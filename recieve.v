==> flow/design.v <==
module recieve (
    input sysclk,
    input rst,
    input [2:0]Baud_set,
    input uart_rx,
    output reg [7:0]Data,
    output reg rx_done
    );
reg [1:0]uart_rx_buf; 
always@(posedge sysclk) begin
    uart_rx_buf[0]<=uart_rx;
    uart_rx_buf[1]<=uart_rx_buf[0];
end
wire pedge; 
wire nedge; 
assign nedge=(uart_rx_buf==2'b10);
assign pedge=(uart_rx_buf==2'b01);
reg [13:0]Baud_27; 
always @(posedge sysclk or negedge rst) begin
    if (!rst) begin
        Baud_27<=27; 
    end
    else case (Baud_set)
        0:Baud_27<=27;                  
        1:Baud_27<=325;                   
        2:Baud_27<=651;                    
        default:Baud_27<=27;              
    endcase
end
reg [9:0]Baud_cnt_27; 
always @(posedge sysclk or negedge rst) begin
    if (!rst) begin
        Baud_cnt_27<=0;
    end
    else if(En_rx) begin
        if (Baud_cnt_27==Baud_27-1) begin 
            Baud_cnt_27<=0;
        end
        else
            Baud_cnt_27<=Baud_cnt_27+1;
    end
    else 
        Baud_cnt_27<=0;
end
reg En_rx; 
always @(posedge sysclk or negedge rst) begin
    if (!rst) begin
        En_rx<=0;
    end
    else if (nedge) begin
        En_rx<=1;
    end
    else if (rx_done) begin 
        En_rx<=0;
    end
    else
        En_rx<=En_rx;
end
reg [7:0]cnt_16; 
always @(posedge sysclk or negedge rst) begin
    if (!rst) begin
        cnt_16<=0;
    end
    else if (En_rx) begin
        if (Baud_cnt_27==(Baud_27/2)-1) begin
            cnt_16<=cnt_16+1;
        end
        else if ((Baud_cnt_27==Baud_27-1)&&(cnt_16==159)) begin
            cnt_16<=0;
        end
        else
            cnt_16<=cnt_16;
    end
end
reg [2:0]r_data[7:0]; 
reg [2:0]sta_bit;
reg [2:0]sto_bit;
always @(posedge sysclk or negedge rst) begin
    if (!rst) begin
        sta_bit<=0;
        r_data[0]<=0;
        r_data[1]<=0;
        r_data[2]<=0;
        r_data[3]<=0;
        r_data[4]<=0;
        r_data[5]<=0;
        r_data[6]<=0;
        r_data[7]<=0;
        sto_bit<=0;
    end
    else if (Baud_cnt_27==(Baud_27/2)-1) begin  
        case (cnt_16)
            5,6,7,8,9:           begin sta_bit<=sta_bit+uart_rx;end  
            21,22,23,24,25:      begin r_data[0]<=r_data[0] + uart_rx ;end 
            37,38,39,40,41:      begin r_data[1]<=r_data[1] + uart_rx ;end 
            53,54,55,56,57:      begin r_data[2]<=r_data[2] + uart_rx ;end 
            69,70,71,72,73:      begin r_data[3]<=r_data[3] + uart_rx ;end 
            85,86,87,88,89:      begin r_data[4]<=r_data[4] + uart_rx ;end 
            101,102,103,104,105: begin r_data[5]<=r_data[5] + uart_rx ;end 
            117,118,119,120,121: begin r_data[6]<=r_data[6] + uart_rx ;end 
            133,134,135,136,137: begin r_data[7]<=r_data[7] + uart_rx ;end 
            149,150,151,152,153: begin sto_bit<=sto_bit+uart_rx; end 
            default: ; 
        endcase
    end
    else if ((Baud_cnt_27==Baud_27-1)&&(cnt_16==159)) begin
        sta_bit<=0;
        r_data[0]<=0;
        r_data[1]<=0;
        r_data[2]<=0;
        r_data[3]<=0;
        r_data[4]<=0;
        r_data[5]<=0;
        r_data[6]<=0;
        r_data[7]<=0;
        sto_bit<=0;
    end
end
always @(posedge sysclk or negedge rst) begin
    if (!rst) begin
        Data <= 8'd0;
    end
    else if(En_rx) begin 
        if ((Baud_cnt_27==Baud_27-1)&&(cnt_16==159)) begin
            Data[0] <= r_data[0]>=4?1:0;
            Data[1] <= r_data[1]>=4?1:0;
            Data[2] <= r_data[2]>=4?1:0;
            Data[3] <= r_data[3]>=4?1:0;
            Data[4] <= r_data[4]>=4?1:0;
            Data[5] <= r_data[5]>=4?1:0;
            Data[6] <= r_data[6]>=4?1:0;
            Data[7] <= r_data[7]>=4?1:0;
        end
    end
    else
        Data <= Data;    
end
always @(posedge sysclk or negedge rst) begin
    if (!rst) begin
        rx_done <= 0;
    end
    else if ((Baud_cnt_27==Baud_27-1)&&(cnt_16==159)) begin 
        rx_done <= 1;
    end
    else
        rx_done <= 0;
end
endmodule
### From RTL to reports: recieve

What the tools print for recieve, step after step.
Lines are those of the file above, counted from 1.
Library cell names are shortened.
The mark - stands for no value.

* top: recieve
* clock port: sysclk
* library: sky130hd
* timing corner: tt_025C_1v80

### After elaboration

Counts by Yosys on the flattened word-level netlist (proc, flatten, opt, wreduce). Print and check cells are left out. Cells with the same type and inputs are merged into one.

* register bits after elaboration: 64
* input bits: 6
* output and inout port bits: 9
* cells after elaboration: 150

* add/sub/neg operators: 12
* order comparisons: 8
* equality and inequality tests: 54
* mux-type cells: 33
* reduce/logical cells: 21

Operators by type and width (count)
* equality test 8 x 7 -> 1 bit with constant B: 20
* equality test 8 x 6 -> 1 bit with constant B: 10
* equality test 10 x 32 -> 1 bit: 2
* two-way mux 3 bit: 17
* equality test 8 bit with constant B: 6
* OR reduction 5 bit: 8
* equality test 8 x 5 -> 1 bit with constant B: 5
* adder 3 x 1 -> 3 bit: 8
* greater-or-equal comparator 3 bit with constant B: 8
* AND reduction 2 bit: 10
* case mux 10 bit (select 2 bit): 1
* two-way mux 10 bit: 2
* inequality test 2 x 1 -> 1 bit with constant B: 8
* two-way mux 8 bit: 2
* subtractor 10 x 1 -> 11 bit with constant B: 1
* two-way mux 1 bit: 11
* adder 10 x 1 -> 10 bit with constant B: 1
* subtractor 9 x 1 -> 10 bit with constant B: 1
* adder 8 x 1 -> 8 bit with constant B: 1
* nonzero test 2 bit: 2
* equality test 3 x 1 -> 1 bit with constant B: 1
* equality test 3 x 2 -> 1 bit with constant B: 1
* equality test 2 bit with constant B: 1
* logical AND 1 bit: 1

### Depth

Longest topological path by Yosys (ltp), each cell counted once; first at word level (registers and memories cut), then after technology mapping (sequential cells cut; the memories' decode and read muxes count).

* depth after elaboration: 5
* ABC_AREA: 0
* gate-level depth with buffers: 12
* depth with buffers taken out: 9

### Netlist

Yosys stat after the flow's synthesis: flattened, memories mapped to cells. It holds for the ABC_AREA given above (unset counts as 0); a run with the other value may have another netlist.

Cell types
* dfrtp_1: count 54, total area 1.35E+03 µm²
* ha_1: count 24, total area 300.288 µm²
* nand3_1: count 25, total area 125.12 µm²
* nand4_1: count 18, total area 112.608 µm²
* mux2_2: count 9, total area 101.347 µm²
* inv_1: count 25, total area 93.84 µm²
* xor2_1: count 10, total area 87.584 µm²
* and3_1: count 13, total area 81.328 µm²
* nor2_1: count 19, total area 71.318 µm²
* nand2_1: count 17, total area 63.811 µm²
* xnor2_1: count 7, total area 61.309 µm²
* nor3b_1: count 8, total area 60.058 µm²
* nand2b_1: count 9, total area 56.304 µm²
* o21ai_1: count 11, total area 55.053 µm²
* dfstp_2: count 2, total area 52.55 µm²
* o21ai_0: count 10, total area 50.048 µm²
* buf_2: count 9, total area 45.043 µm²
* dfxtp_1: count 2, total area 40.038 µm²

Other cell types: 37; their cells: 59.

* standard cells after synthesis: 331
* cell area after synthesis: 3301.9 µm²
* sequential part of the area: 1443.9 µm²
* mapped flip-flops: 58
* buffers: 14

### Worst setup path after synthesis

Path of least setup slack by OpenSTA after synthesis, without wires, with an ideal clock, recovery checks aside; 20% of the period is set as input and as output delay. Where synthesis merged equal registers, the netlist keeps one of their names.

* path type: register -> register
* start point: register Baud_27[3]
* end point: register cnt_16[4]
* clock period: 2.88 ns
* library setup time: 0.125 ns
* time at the first pin: 0.000 ns
* arrival: 2.768 ns
* data required time: 2.755 ns
* slack: -0.013 ns
* path delay: 2.893 ns
* stages on the path: 13
* buffers on the path: 3
* period reached after synthesis: 2.893 ns

"path delay" is the arrival time less input delay plus setup time.
"stages on the path": output pins that drive a net of the path, with the launching flip-flop's if there is one; two outputs of one cell count as two.
"period reached after synthesis" = period - worst setup slack (recovery checks aside). The figure is calculated, with input and output delays left at 20% of the set period.
The rows between start and end are the longest chain of elaborated cells between them; the timing report does not say that the signal goes this way. Where chains are equally long, one stands for them.
A line is the first line of the expression or statement that the cell stems from. Yosys adds cells for indexed reads and writes and turns some case tables into memories.
At most two assigning lines are given for a register; there are more.

* cells stage by stage: dfstp_2 -> buf_2 -> inv_1 -> ha_1 -> ha_1 -> xor2_1 -> nand3_1 -> nor4_2 -> and3_1 -> buf_2 -> buf_4 -> o211ai_1 -> mux2_2
* cells in the longest elaborated chain: 5
* elaborated cells between the ends (all ways): 9
* classes of those cells: add/sub (2); eq/ne (2); mux (2); reduce/logical (3)

RTL lines, path post-synthesis
* start, assigned: line 21 `Baud_27<=27;`
* start, assigned: line 24 `0:Baud_27<=27;`
* subtractor 10 x 1 -> 11 bit: line 68 `else if ((Baud_cnt_27==Baud_27-1)&&(cnt_16==159)) begin`
* equality test 10 x 32 -> 1 bit: line 68
* logical AND 1 bit: line 68
* two-way mux 8 bit: line 68
* two-way mux 8 bit: line 65 `if (Baud_cnt_27==(Baud_27/2)-1) begin`
* end, assigned: line 66 `cnt_16<=cnt_16+1;`
* end, assigned: line 72 `cnt_16<=cnt_16;`
* end, declared: line 59 `reg [7:0]cnt_16;`

Add stored flow runs of recieve

module recieve, platform sky130hd, 2 stored runs of the flow under differing settings, order arbitrary. Input and output delays are each 20% of the period that was set; the output load is 0.01 pF.

### Flow run 1

==> flow/run.sh <==
#!/bin/bash
# the make line also repeats the synthesis and layout settings of config.mk as NAME=value (left out here)
make -C /OpenROAD-flow-scripts/flow DESIGN_CONFIG=/design/flow/config.mk WORK_HOME=/design/flow/orfs CLKGATE_MAP_FILE= finish
==> flow/config.mk <==
export PLATFORM = sky130hd
export DESIGN_NAME = recieve
export DESIGN_NICKNAME = recieve
export VERILOG_FILES = /design/flow/design.v
export SDC_FILE = /design/flow/constraint.sdc
export NUM_CORES = 4
export LEC_CHECK = 0
export CAP_MARGIN = 0
export CELL_PAD_IN_SITES_DETAIL_PLACEMENT = 0
export CELL_PAD_IN_SITES_GLOBAL_PLACEMENT = 3
export CORE_MARGIN = 4
export CORE_UTILIZATION = 60
export CTS_CLUSTER_DIAMETER = 379
export MAX_ROUTING_LAYER = met5
export MIN_ROUTING_LAYER = met2
export PLACE_DENSITY = 0.4
export SETUP_SLACK_MARGIN = 0.28
export SLEW_MARGIN = 0
==> flow/constraint.sdc <==
create_clock -name core_clock -period 3.86 [get_ports {sysclk}]
set_input_delay 0.7720 -clock core_clock [delete_from_list [all_inputs] [get_ports {sysclk}]]
set_output_delay 0.7720 -clock core_clock [all_outputs]
set_load 0.01 [all_outputs]

Outcome of flow run 1: no final report: placement broke off with GPL-0301

### Flow run 2

==> flow/run.sh <==
#!/bin/bash
# the make line also repeats the synthesis and layout settings of config.mk as NAME=value (left out here)
make -C /OpenROAD-flow-scripts/flow DESIGN_CONFIG=/design/flow/config.mk WORK_HOME=/design/flow/orfs CLKGATE_MAP_FILE= finish
==> flow/config.mk <==
export PLATFORM = sky130hd
export DESIGN_NAME = recieve
export DESIGN_NICKNAME = recieve
export VERILOG_FILES = /design/flow/design.v
export SDC_FILE = /design/flow/constraint.sdc
export NUM_CORES = 4
export LEC_CHECK = 0
export ABC_AREA = 1
export CAP_MARGIN = 25
export CELL_PAD_IN_SITES_GLOBAL_PLACEMENT = 2
export CORE_MARGIN = 2
export CORE_UTILIZATION = 50
export CTS_CLUSTER_SIZE = 80
export GPL_ROUTABILITY_DRIVEN = 1
export MIN_ROUTING_LAYER = met1
export PLACE_DENSITY_LB_ADDON = 0.17
export SETUP_SLACK_MARGIN = 0.36
export SLEW_MARGIN = 20
==> flow/constraint.sdc <==
create_clock -name core_clock -period 1.74 [get_ports {sysclk}]
set_input_delay 0.3480 -clock core_clock [delete_from_list [all_inputs] [get_ports {sysclk}]]
set_output_delay 0.3480 -clock core_clock [all_outputs]
set_load 0.01 [all_outputs]

Outcome of flow run 2: no final report: placement broke off with FLW-0024
